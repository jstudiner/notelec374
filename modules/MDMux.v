==> flow/design.v <==
module mux_2_to_1 #(parameter word_size =32)(
    output wire [31:0] mux_out,
    input wire [31:0] BusMuxOut,
    input wire [31:0] Mdatain,
    input wire  Read,
    input wire clk
); 
reg[31:0] temp;
assign mux_out=temp;
always @ (posedge clk)
begin
case(Read)
    0 : temp <= BusMuxOut;
    1 : temp <= Mdatain;
endcase
    end
    endmodule
Reports on mux_2_to_1

The steps from the RTL of mux_2_to_1 to its reports follow in flow order.
Lines are those of the file above, counted from 1.
Cell names lack the library's common part.
A cell with n/a has no value.

Design top: mux_2_to_1
Clock input: clk
Standard-cell library: sky130hd
Timing corner: tt_025C_1v80

After elaboration

Source: Yosys, flattened and elaborated, memories not mapped. Widths are those after wreduce; folded enables and synchronous resets count as part of the registers. Registers that Yosys merges into a memory's read port (data or address) are not register bits. Print and check cells do not count. Equal cells are merged and count once.

Bits in registers: 32
Output and inout port bits: 32

Mux-type cells: 1
Bitwise operators: 1

Operators with widths:

| kind                           | number |
| case mux 32 bit (select 2 bit) | 1 |
| inverter 1 bit                 | 1 |

Logic depth

Depth = most cells in a row (Yosys ltp): at word level without a register or memory, in the mapped netlist without a sequential cell, where the memories' decode and read muxes count.

Word-level depth: 2
ABC_AREA: 0
Depth in mapped cells: 3
Mapped depth without buffers: 1

After synthesis

The flow's flattened synthesis, as Yosys stat reports it; memories are mapped. The netlist is that of the ABC_AREA named above (0 if unset); the other value can give another one.

Cells in the netlist: 68
Cell area after synthesis: 1184.9 um^2
Sequential area: 640.6 um^2
Flip-flops: 32
Buffers: 4

Cells by type:

| type    | number | total area (um^2) |
| dfxtp_1 | 32     | 640.614 |
| mux2_4  | 30     | 450.432 |
| buf_12  | 3      | 60.058 |
| mux2_2  | 2      | 22.522 |
| buf_6   | 1      | 11.261 |

Timing after synthesis

Path of least setup slack by OpenSTA after synthesis, without wires, with an ideal clock, recovery checks aside; 20% of the period is set as input and as output delay. Where synthesis merged equal registers, the netlist keeps one of their names.

Kind: in2reg
Start point: input Read
End point: register temp[0]
Clock period: 1.04 ns
External input delay: 0.208 ns
Library setup time: 0.121 ns
Time at the first pin: 0.208 ns
Data arrival time: 0.749 ns
Required time: 0.919 ns
Slack: 0.170 ns
Path delay: 0.662 ns
Driving pins on the path: 3
Buffers on the path: 2
Period reached after synthesis: 0.87 ns

"path delay" is the arrival time less input delay plus setup time.
"driving pins on the path": output pins that drive a net of the path, with the launching flip-flop's if there is one; two outputs of one cell count as two.
"period reached after synthesis" = period - worst setup slack (recovery checks aside). The figure is calculated, with input and output delays left at 20% of the set period.
The rows between start and end are the longest chain of elaborated cells between them; the timing report does not say that the signal goes this way. Where chains are equally long, one stands for them.
Each line given opens the expression or statement behind the cell; cells for indexed reads and writes are added by Yosys, which also makes memories of some case tables.

Path through: buf_6 > buf_12 > mux2_4
Cells in the longest elaborated chain: 2
Elaborated cells between the ends (all ways): 2
RTL lines with such cells: 1

RTL lines, path after synthesis:

| what                           | RTL line | text |
| from (decl)                    | 5        | `input wire  Read,` |
| inverter 1 bit                 | 12       | `case(Read)` |
| case mux 32 bit (select 2 bit) | 12       |  |
| to (assign)                    | 13       | `0 : temp <= BusMuxOut;` |
| to (assign)                    | 14       | `1 : temp <= Mdatain;` |
| to (decl)                      | 8        | `reg[31:0] temp;` |

Timing after layout

From the final timing report of run A: the path of least setup slack in the routed layout; clock arrival at registers is part of the times.

Kind: reg2out
Start point: register temp[8]
End point: output mux_out[8]
Clock period: 0.869 ns
Time at the first pin: 0.31 ns
Data arrival time: 0.76 ns
Required time: 0.70 ns
Slack: -0.07 ns
Driving pins on the path: 2
Buffers on the path: 1

Path through: dfxtp_1 > buf_2
Cells in the longest elaborated chain: 0
Elaborated cells between the ends (all ways): 0
RTL lines with such cells: 0

RTL lines, path after layout:

| what          | RTL line | text |
| from (decl)   | 8        | `reg[31:0] temp;` |
| from (assign) | 13       | `0 : temp <= BusMuxOut;` |
| from (assign) | 14       | `1 : temp <= Mdatain;` |
| to (decl)     | 2        | `output wire [31:0] mux_out,` |

Settings and measured results of 2 stored flow runs for module mux_2_to_1 (sky130hd), not sorted in any way. The constraints put input and output delay at 20% of the set period each and load the outputs with 0.01 pF.
By "period achieved" is meant the clock period of the run minus its worst setup slack. This is arithmetic on one report: input and output delays are still those of the set period (20% each).
By "worst setup path time" is meant the share of the clock period that the worst setup path is allowed (20% is reserved at inputs, 20% at outputs), minus its slack. Clock arrival times at its registers enter into it.
By "power" is meant OpenSTA's value without simulated activity: inputs other than the clock are taken to toggle once in ten clock periods, and the tool carries that through the logic.
A setting shown as . is not set for that run.
Among the results, . means that no value is shown for the run.

| setting or result                    | run A   | run B |
| period_ns                            | 0.869   | 1.43  |
| CAP_MARGIN                           | 20      | 0     |
| CORE_MARGIN                          | 2       | 2     |
| CORE_UTILIZATION                     | 40      | 53    |
| SLEW_MARGIN                          | 20      | 40    |
| PLACE_DENSITY                        | .       | 0.66  |
| CELL_PAD_IN_SITES_GLOBAL_PLACEMENT   | .       | 0     |
| ABC_AREA                             | .       | 1     |
| GPL_TIMING_DRIVEN                    | .       | 1     |
| CTS_CLUSTER_DIAMETER                 | .       | 328   |
| worst slack on setup checks (ns)     | -0.066  | .     |
| full die area (um^2)                 | 3413.5  | .     |
| power (mW)                           | 3.244   | .     |
| period achieved (ns)                 | 0.935   | .     |
| utilization                          | 0.767   | .     |
| chip area in the Yosys report (um^2) | 1184.9  | .     |
| worst setup path time (ns)           | 0.76    | .     |
| kind of the worst setup path         | reg2out | .     |
| setup TNS (ns)                       | -1.628  | .     |

Run B: not finished: placement ended with error GPL-0301
